==> flow/design.v <==
module load_store_control (
    OP,
    CLK,
    Reset,
    IMMGENOP,
    ALUOP,
    ALUIN1,
    ALUIN2, 
    ALUSRC,
    MemRead,  
    MemWrite,
    PCWrite
);
output IMMGENOP;
output ALUOP;
output ALUIN1;
output ALUIN2;
output [1:0] ALUSRC;
output MemRead;
output MemWrite;
output PCWrite;
input [3:0] OP;
input CLK;
input Reset;
reg IMMGENOP;
reg ALUOP;
reg ALUIN1;
reg ALUIN2;
reg [1:0] ALUSRC;
reg MemRead;
reg MemWrite;
reg PCWrite;
always @ (posedge CLK)
begin      
case (OP)
    4'b0000:
    begin
        IMMGENOP = 0;
        ALUOP = 0;
        ALUIN1 = 0;
        ALUIN2 = 0;
        ALUSRC = 0;
        MemRead = 0;
        MemWrite = 0;
        PCWrite = 0;
    end
    4'b0001:
    begin
        IMMGENOP = 0;
        ALUOP = 1;
        ALUIN1 = 0;
        ALUIN2 = 0;
        ALUSRC = 1;
        MemRead = 0;
        MemWrite = 0;
        PCWrite = 0;
    end
    4'b0010:
    begin
        IMMGENOP = 0;
        ALUOP = 1;
        ALUIN1 = 0;
        ALUIN2 = 0;
        ALUSRC = 0;
        MemRead = 0;
        MemWrite = 0;
        PCWrite = 0;
    end
    4'b0011:
    begin
        IMMGENOP = 0;
        ALUOP = 1;
        ALUIN1 = 0;
        ALUIN2 = 0;
        ALUSRC = 2;
        MemRead = 0;
        MemWrite = 0;
        PCWrite = 0;
    end
    4'b0100:
    begin
        IMMGENOP = 0;
        ALUOP = 0;
        ALUIN1 = 1;
        ALUIN2 = 1;
        ALUSRC = 0;
        MemRead = 0;
        MemWrite = 0;
        PCWrite = 1;
    end
    4'b0101:
    begin
        IMMGENOP = 3;
        ALUOP = 1;
        ALUIN1 = 0;
        ALUIN2 = 2;
        ALUSRC = 0;
        MemRead = 0;
        MemWrite = 0;
        PCWrite = 0;
    end
    4'b0110:
    begin
        IMMGENOP = 2;
        ALUOP = 0;
        ALUIN1 = 1;
        ALUIN2 = 2;
        ALUSRC = 0;
        MemRead = 0;
        MemWrite = 0;
        PCWrite = 0;
    end
    4'b1000:
    begin
        IMMGENOP = 0;
        ALUOP = 0;
        ALUIN1 = 0;
        ALUIN2 = 2;
        ALUSRC = 0;
        MemRead = 0;
        MemWrite = 0;
        PCWrite = 0;
    end
    4'b1001:
    begin
        IMMGENOP = 0;
        ALUOP = 0;
        ALUIN1 = 0;
        ALUIN2 = 2;
        ALUSRC = 0;
        MemRead = 1;
        MemWrite = 0;
        PCWrite = 0;
    end
    4'b1010:
    begin
        IMMGENOP = 0;
        ALUOP = 0;
        ALUIN1 = 0;
        ALUIN2 = 2;
        ALUSRC = 0;
        MemRead = 0;
        MemWrite = 1;
        PCWrite = 0;
    end
    4'b1011:
    begin
        IMMGENOP = 2;
        ALUOP = 1;
        ALUIN1 = 1;
        ALUIN2 = 0;
        ALUSRC = 0;
        MemRead = 0;
        MemWrite = 0;
        PCWrite = 1;
    end
    4'b1100:
    begin
        IMMGENOP = 0;
        ALUOP = 1;
        ALUIN1 = 0;
        ALUIN2 = 0;
        ALUSRC = 0;
        MemRead = 0;
        MemWrite = 1;
        PCWrite = 0;
    end
    4'b1101:
    begin
        IMMGENOP = 0;
        ALUOP = 1;
        ALUIN1 = 0;
        ALUIN2 = 0;
        ALUSRC = 0;
        MemRead = 1;
        MemWrite = 0;
        PCWrite = 0;
    end
    default:
    begin 
    end
    endcase 
end
endmodule
## Step by step through the tools: load_store_control

What the tools print for load_store_control, step after step.
Line numbers count from 1 in the design file above.
Operators carry their Yosys type and port widths (W data, S select, Z words).
Not given: -

| set-up | value |
|---|---|
| top | load_store_control |
| clock input | CLK |
| library | sky130hd |
| corner | tt_025C_1v80 |

## Word-level counts

Counts by Yosys on the flattened word-level netlist (proc, flatten, opt, wreduce; memories kept). Register bits leave out memories and registers merged into their read ports (data or address). Print and check cells are left out. Cells with the same type and inputs are merged into one.

| word-level totals | value |
|---|---|
| register bits | 9 |
| bits in latches | 0 |
| bits in writable memories | 0 |
| bits in read-only memories | 0 |
| word width x clocked read ports | 0 |
| memories | 0 |
| bits of input ports | 6 |
| output and inout bits | 9 |
| cells after elaboration | 50 |

| cells by class | value |
|---|---|
| add/sub/neg operators | 0 |
| $mul | 0 |
| divide/modulo/power cells | 0 |
| $lt $le $gt $ge | 0 |
| equality and inequality tests | 12 |
| shifts and indexed selects | 0 |
| multiplexer cells | 8 |
| bitwise gates (word level) | 0 |
| reduce/logical cells | 22 |

Operators with widths:

| cell | number |
|---|---|
| $reduce_or A11 Y1 | 4 |
| $reduce_or A12 Y1 | 2 |
| $eq A4 B4 Y1 const B | 6 |
| $reduce_bool A2 Y1 | 7 |
| $pmux W1 S2 | 7 |
| $eq A4 B3 Y1 const B | 3 |
| $reduce_or A10 Y1 | 1 |
| $eq A4 B2 Y1 const B | 2 |
| $reduce_or A7 Y1 | 1 |
| $reduce_or A2 Y1 | 3 |
| $reduce_or A6 Y1 | 1 |
| $pmux W2 S3 | 1 |
| $eq A4 B1 Y1 const B | 1 |
| $logic_not A4 Y1 | 1 |
| $reduce_bool A3 Y1 | 1 |
| $reduce_or A3 Y1 | 1 |

## Depth

Longest topological path by Yosys (ltp), each cell counted once; first at word level (registers and memories cut), then after technology mapping (sequential cells cut; the memories' decode and read muxes count).

| depth | value |
|---|---|
| word-level depth | 3 |
| ABC_AREA | 0 |
| mapped depth | 4 |
| mapped depth without buffers | 2 |

## Mapped cells and area

The flow's flattened synthesis, as Yosys stat reports it; memories are mapped. The netlist is that of the ABC_AREA named above (0 if unset); the other value can give another one.

Cells by type:

| type | number | total area (um^2) |
|---|---|---|
| sky130_fd_sc_hd__edfxtp_1 | 9 | 270.259 |
| sky130_fd_sc_hd__o211ai_1 | 8 | 60.058 |
| sky130_fd_sc_hd__buf_2 | 6 | 30.029 |
| sky130_fd_sc_hd__mux2i_1 | 3 | 30.029 |
| sky130_fd_sc_hd__nand2b_1 | 3 | 18.768 |
| sky130_fd_sc_hd__o22ai_1 | 3 | 18.768 |
| sky130_fd_sc_hd__nor2b_1 | 2 | 12.512 |
| sky130_fd_sc_hd__buf_6 | 1 | 11.261 |
| sky130_fd_sc_hd__maj3_2 | 1 | 11.261 |
| sky130_fd_sc_hd__nor4b_1 | 1 | 8.758 |
| sky130_fd_sc_hd__a21boi_1 | 1 | 7.507 |
| sky130_fd_sc_hd__a21o_1 | 1 | 7.507 |
| sky130_fd_sc_hd__buf_4 | 1 | 7.507 |
| sky130_fd_sc_hd__inv_1 | 2 | 7.507 |
| sky130_fd_sc_hd__o31ai_1 | 1 | 7.507 |
| sky130_fd_sc_hd__or3_1 | 1 | 6.256 |
| sky130_fd_sc_hd__a21oi_1 | 1 | 5.005 |
| sky130_fd_sc_hd__nor3_1 | 1 | 5.005 |

Other cell types: 3; their cells: 3.

| mapped netlist | value |
|---|---|
| mapped cells | 49 |
| cell area after synthesis | 538.0 um^2 |
| area of sequential cells | 270.3 um^2 |
| mapped flip-flops | 9 |
| buffers | 8 |

## Path before layout

Source: OpenSTA report_checks on the synthesized netlist (no wires, ideal clock, input and output delay 20% of the period each), path of least setup slack; recovery checks are left aside. Register names are those of the netlist, which keeps one name where synthesis merged equal registers.

| timing path post-synthesis | value |
|---|---|
| path kind | input-to-reg |
| from | input port OP[0] |
| to | register PCWrite |
| clock period | 2,200 ps |
| input delay | 440 ps |
| setup time | 254 ps |
| time at the first pin | 440 ps |
| arrival | 1,050 ps |
| required time | 1,946 ps |
| setup slack | 897 ps |
| delay of the path | 864 ps |
| driving pins on the path | 3 |
| buffers on the path | 1 |
| synthesis period reached | 1,303 ps |

"delay of the path" is the arrival time less input delay plus setup time.
"driving pins on the path" counts driving pins, that of a launching flip-flop among them; a cell with two outputs on the path counts twice.
"synthesis period reached" = period - worst setup slack (recovery checks aside). The figure is calculated, with input and output delays left at 20% of the set period.
Between the ends stands the longest chain of elaborated cells between them, by number of cells; it is not shown to be the way that was timed. Of several equally long chains one is given.
Each line given opens the expression or statement behind the cell; cells for indexed reads and writes are added by Yosys, which also makes memories of some case tables.
A register here has more assigning lines than the two given.
The path ends at the data pin of a flip-flop with enable; ways to the enable are not counted.

| between the ends, post-synthesis | value |
|---|---|
| path through | sky130_fd_sc_hd__buf_2 -> sky130_fd_sc_hd__maj3_2 -> sky130_fd_sc_hd__a21o_1 |
| cells in the longest elaborated chain | 3 |
| elaborated cells between the ends (all ways) | 16 |
| RTL lines with such cells | 1 |
| classes of those cells | 12 x eq/ne; 1 x mux; 3 x reduce/logical |

Ends and longest elaborated chain, post-synthesis:

| item | RTL line | source |
|---|---|---|
| from (decl) | 22 | `input [3:0] OP;` |
| $eq A4 B4 Y1 | 35 | `case (OP)` |
| $reduce_or A11 Y1 | - |  |
| $pmux W1 S2 | 35 |  |
| to (assign) | 45 | `PCWrite = 0;` |
| to (assign) | 56 | `PCWrite = 0;` |
| to (decl) | 21 | `output PCWrite;` |

## Path in the finished layout

From the final timing report of job 1: the path of least setup slack in the routed layout; clock arrival at registers is part of the times.
The report prints the path's times to 10 ps; the period is as set.

| timing path post-layout | value |
|---|---|
| path kind | reg-to-output |
| from | register MemRead |
| to | output port MemRead |
| clock period | 1,000 ps |
| output delay | 200 ps |
| time at the first pin | 260 ps |
| arrival | 760 ps |
| required time | 800 ps |
| setup slack | 40 ps |
| driving pins on the path | 2 |
| buffers on the path | 1 |

A register here has more assigning lines than the two given.

| between the ends, post-layout | value |
|---|---|
| path through | sky130_fd_sc_hd__edfxtp_1 -> sky130_fd_sc_hd__buf_2 |
| cells in the longest elaborated chain | 0 |
| elaborated cells between the ends (all ways) | 0 |
| RTL lines with such cells | 0 |

Ends and longest elaborated chain, post-layout:

| item | RTL line | source |
|---|---|---|
| from (decl) | 19 | `output MemRead;` |
| from (assign) | 43 | `MemRead = 0;` |
| from (assign) | 54 | `MemRead = 0;` |
| to (decl) | 19 |  |

Ticket comment

Measured results for load_store_control: 2 stored runs of the Yosys and OpenROAD flow on sky130hd. The settings differ; the order carries no meaning. The constraints put input and output delay at 20% of the set period each and load the outputs with 0.01 pF.
By "achieved period" is meant the clock period of the run minus its worst setup slack. This is arithmetic on one report: input and output delays are still those of the set period (20% each).
"critical path time" is the time allowed to the run's worst setup path (the clock period less input and output delay, where it has them) less its slack. Clock arrival times count: a late capture clock shortens it, a late launch clock lengthens it.
"power consumption" is the tool's figure for a default switching activity; nothing was simulated.
"critical path time" is given in steps of 10 ps.

#### Job 1

| setting | value |
|---|---|
| period_ns | `1.0` |
| CAP_MARGIN | `20` |
| CORE_MARGIN | `2` |
| CORE_UTILIZATION | `40` |
| SLEW_MARGIN | `20` |

| result | value |
|---|---|
| power consumption | 0.9799 mW |
| setup slack of the worst path | 38 ps |
| achieved period | 962 ps |
| post-route worst hold slack | 506 ps |
| area of the synthesized netlist | 538.0 um^2 |
| setup TNS | 0 ps |
| final utilization | 0.593 |
| critical path time | 760 ps |
| critical path type | reg-to-output |
| total die area | 1,654.5 um^2 |
| standard-cell area after layout | 762.0 um^2 |

#### Job 2

| setting | value |
|---|---|
| period_ns | `0.74` |
| CORE_UTILIZATION | `67` |
| PLACE_DENSITY_LB_ADDON | `0.22` |
| CORE_ASPECT_RATIO | `1.28` |
| CELL_PAD_IN_SITES_DETAIL_PLACEMENT | `0` |
| TNS_END_PERCENT | `35` |
| GPL_TIMING_DRIVEN | `0` |
| GPL_ROUTABILITY_DRIVEN | `0` |
| CTS_CLUSTER_SIZE | `22` |
| SLEW_MARGIN | `15` |
| MAX_ROUTING_LAYER | `met4` |
| CAP_MARGIN | `20` |
| CORE_MARGIN | `2` |

Stopped before the end: floorplanning reported PDN-0185.
