==> flow/design.v <==
module single_cycle_imm_gen_component(clock, inst, out);
input clock;
input [15:0] inst;
output reg [15:0] out;
always @(posedge clock)
begin
    if (inst[3:0] == 4'b0101) begin
        out <= {{8{inst[15]}},inst[15:8]} << 8;
    end else if(inst[3:0] == 4'b0110) begin
        out <= {{8{inst[15]}},inst[15:8]} << 1;
    end else if (inst[3:0] == 4'b1000 ||
        inst[3:0] == 4'b1001 ||
        inst[3:0] == 4'b1010 ||
        inst[3:0] == 4'b1011) begin
        out <= {{8{inst[15]}},inst[15:8]};
	end else if (inst[3:0] == 4'b1111) begin
		out <={{8{0}}, inst[15:8]};
	end
end
endmodule
Step by step through the tools: single_cycle_imm_gen_component
What the tools print for single_cycle_imm_gen_component, step after step.
Line numbers count from 1 in the design file above.
Library cell names are shortened.
{ "design": {"top_module": "single_cycle_imm_gen_component", "clock_port": "clock", "cell_library": "sky130hd", "corner": "tt_025C_1v80"} }

After elaboration
Yosys after proc, flatten, opt, wreduce and memory -nomap, before mapping. Memory bits, and registers merged into a memory's read port (data or address), are not among the register bits. Print and check cells are not counted. Equal cells are merged and count once.
{ "op_classes": {"add_sub_neg": 0, "mul": 0, "n_div": 0, "compare": 0, "equal": 7, "n_shift": 0, "n_mux": 4, "n_logic": 0, "reduce_and_logical": 5} }
{ "op_table": {"columns": ["operator", "count"], "rows": [
  ["16-bit two-way mux", 4],
  ["4-bit equality test (second input constant)", 5],
  ["4-bit by 3-bit equality test with 1-bit output (second input constant)", 2],
  ["4-bit nonzero test", 1],
  ["1-bit logical OR", 3],
  ["2-bit OR reduction", 1]
]} }
{ "bits": {"regBits": 16, "latchBits": 0, "mem_bits_rw": 0, "rom_bits": 0, "clocked_rd_ports_x_width": 0, "mem_count": 0, "input_bits": 17} }

Logic depth
Yosys ltp: most cells in a row. Word level: on the elaborated netlist, between registers, memories and ports. Mapped: between sequential cells and ports; inverters and the memories' decode and read muxes count.
{ "depth": {"depth_word": 7, "ABC_AREA": 0, "mapped_depth": 6, "mapped_depth_nobuf": 3} }

After synthesis
Yosys stat after the flow's synthesis: flattened, memories mapped to cells. It holds for the ABC_AREA given above (unset counts as 0); a run with the other value may have another netlist.
The area totals of this step are shown rounded.
{ "mapped": {"stdcells": 77, "area_um2": 880, "ffs": 16} }
{ "types": {"columns": ["type", "count", "type_area_um2"], "rows": [
  ["edfxtp_1", 8, 240.23],
  ["dfxtp_1", 8, 160.154],
  ["a211oi_2", 7, 87.584],
  ["mux2i_1", 7, 70.067],
  ["nand2_1", 15, 56.304],
  ["buf_6", 4, 45.043],
  ["nor4_1", 7, 43.792],
  ["and4bb_4", 1, 16.266],
  ["buf_8", 1, 15.014],
  ["dlymetal6s2s_1", 1, 12.512],
  ["or3_4", 1, 11.261],
  ["nor4bb_1", 1, 10.01],
  ["o21ai_0", 2, 10.01],
  ["a211o_1", 1, 8.758],
  ["a21o_2", 1, 8.758],
  ["and2b_2", 1, 8.758],
  ["xnor2_1", 1, 8.758],
  ["a21boi_0", 1, 7.507]
]} }
Not listed: further types 9, cells in them 9.

Worst setup path after synthesis
OpenSTA on the mapped netlist: ideal clock, no wires. The path of least setup slack (recovery checks aside). Input and output delay are each 20% of the period. Register names are those of the netlist, which keeps one name where synthesis merged equal registers.
{ "synth_timing": {"path_kind": "input to register", "from": "in inst[1]", "to": "reg out[10]", "period_ns": 1.42, "input_delay_ns": 0.284, "setup_time_ns": 0.326, "launch_ns": 0.284, "arrival_time_ns": 1.173, "path_slack_ns": -0.080, "path_delay_ns": 1.215, "driving_pins": 5, "synth_period_reached_ns": 1.5} }
"path_delay_ns" = arrival - input delay + setup time.
"driving_pins": output pins that drive a net of the path, with the launching flip-flop's if there is one; two outputs of one cell count as two.
"synth_period_reached_ns" = period - worst setup slack (recovery checks aside). The figure is calculated, with input and output delays left at 20% of the set period.
The rows between start and end are the longest chain of elaborated cells between them; the timing report does not say that the signal goes this way. Where chains are equally long, one stands for them.
Each line given opens the expression or statement behind the cell; cells for indexed reads and writes are added by Yosys, which also makes memories of some case tables.
At most two assigning lines are given for a register; there are more.
Only ways into the end's enable, where the timed path ends, are counted here.
{ "synth_via": {"path_cell_list": "buf_6 nor4bb_1 buf_6 buf_8 a211o_1", "elab_chain_len": 5, "cells_between": 11, "cone_classes": "eq/ne: 7; reduce/logical: 4"} }
{ "synth_lines": {"columns": ["item", "line_no", "source"], "rows": [
  ["start: declaration", 3, "input [15:0] inst;"],
  ["4-bit equality test", 11, "end else if (inst[3:0] == 4'b1000 ||"],
  ["1-bit logical OR x3", 11, null],
  ["4-bit nonzero test", null, null],
  ["end: assignment", 8, "out <= {{8{inst[15]}},inst[15:8]} << 8;"],
  ["end: assignment", 10, "out <= {{8{inst[15]}},inst[15:8]} << 1;"],
  ["end: declaration", 4, "output reg [15:0] out;"]
]} }

Path in the finished layout
Path of least setup slack in the final report of run A (OpenROAD, finished layout, wires in). Where an end is a register, its clock arrival counts in the times.
{ "layout_timing": {"path_kind": "register to output", "from": "reg out[8]", "to": "out out[8]", "period_ns": 1.49, "out_delay_ns": 0.30, "launch_ns": 0.29, "arrival_time_ns": 1.14, "path_slack_ns": 0.05, "driving_pins": 2} }
At most two assigning lines are given for a register; there are more.
{ "layout_via": {"path_cell_list": "edfxtp_1 clkdlybuf4s50_1", "elab_chain_len": 0, "cells_between": 0} }
{ "layout_lines": {"columns": ["item", "line_no", "source"], "rows": [
  ["start: declaration", 4, "output reg [15:0] out;"],
  ["start: assignment", 8, "out <= {{8{inst[15]}},inst[15:8]} << 8;"],
  ["start: assignment", 10, "out <= {{8{inst[15]}},inst[15:8]} << 1;"],
  ["end: declaration", 4, null]
]} }

Lab notebook: single_cycle_imm_gen_component

Flow measurements of single_cycle_imm_gen_component on sky130hd: 2 stored runs with different settings, listed in no order. Input and output delays are each 20% of the period that was set; the output load is 0.01 pF.
"achieved period" = clock period - worst setup slack. The figure is calculated, with input and output delays left at 20% of the set period.
"worst setup path time" is the time allowed to the run's worst setup path (the clock period less input and output delay, where it has them) less its slack. Clock arrival times count: a late capture clock shortens it, a late launch clock lengthens it.
"total design power" rests on the timing tool's default activity at the inputs, not on a simulated workload.
Values from the reports are rounded here.

==> run A: settings <==
{ "period_ns": 1.49, "CAP_MARGIN": 20, "CORE_MARGIN": 2, "CORE_UTILIZATION": 40, "SLEW_MARGIN": 20 }
==> run A: results <==
standard-cell area after layout: 1300 um^2
smallest setup slack: 0.049 ns
total design power: 1.1 mW
worst hold slack in the final report: 0.49 ns
Yosys chip area after synthesis: 880 um^2
achieved period: 1.441 ns
area inside the die boundary: 2600 um^2
worst setup path time: 1.14 ns
kind of the worst setup path: register to output

==> run B: settings <==
{ "period_ns": 2.42, "CORE_UTILIZATION": 37, "SETUP_SLACK_MARGIN": -0.22, "PLACE_DENSITY": 0.54, "CELL_PAD_IN_SITES_GLOBAL_PLACEMENT": 0, "TNS_END_PERCENT": 65, "ABC_AREA": 0, "GPL_ROUTABILITY_DRIVEN": 0, "CTS_CLUSTER_SIZE": 77, "CTS_CLUSTER_DIAMETER": 394, "CAP_MARGIN": 20, "CORE_MARGIN": 2, "SLEW_MARGIN": 20 }
==> run B: results <==
standard-cell area after layout: 1200 um^2
smallest setup slack: 0.52 ns
total design power: 0.70 mW
worst hold slack in the final report: 0.58 ns
Yosys chip area after synthesis: 880 um^2
achieved period: 1.901 ns
area inside the die boundary: 2800 um^2
worst setup path time: 1.42 ns
kind of the worst setup path: input to register
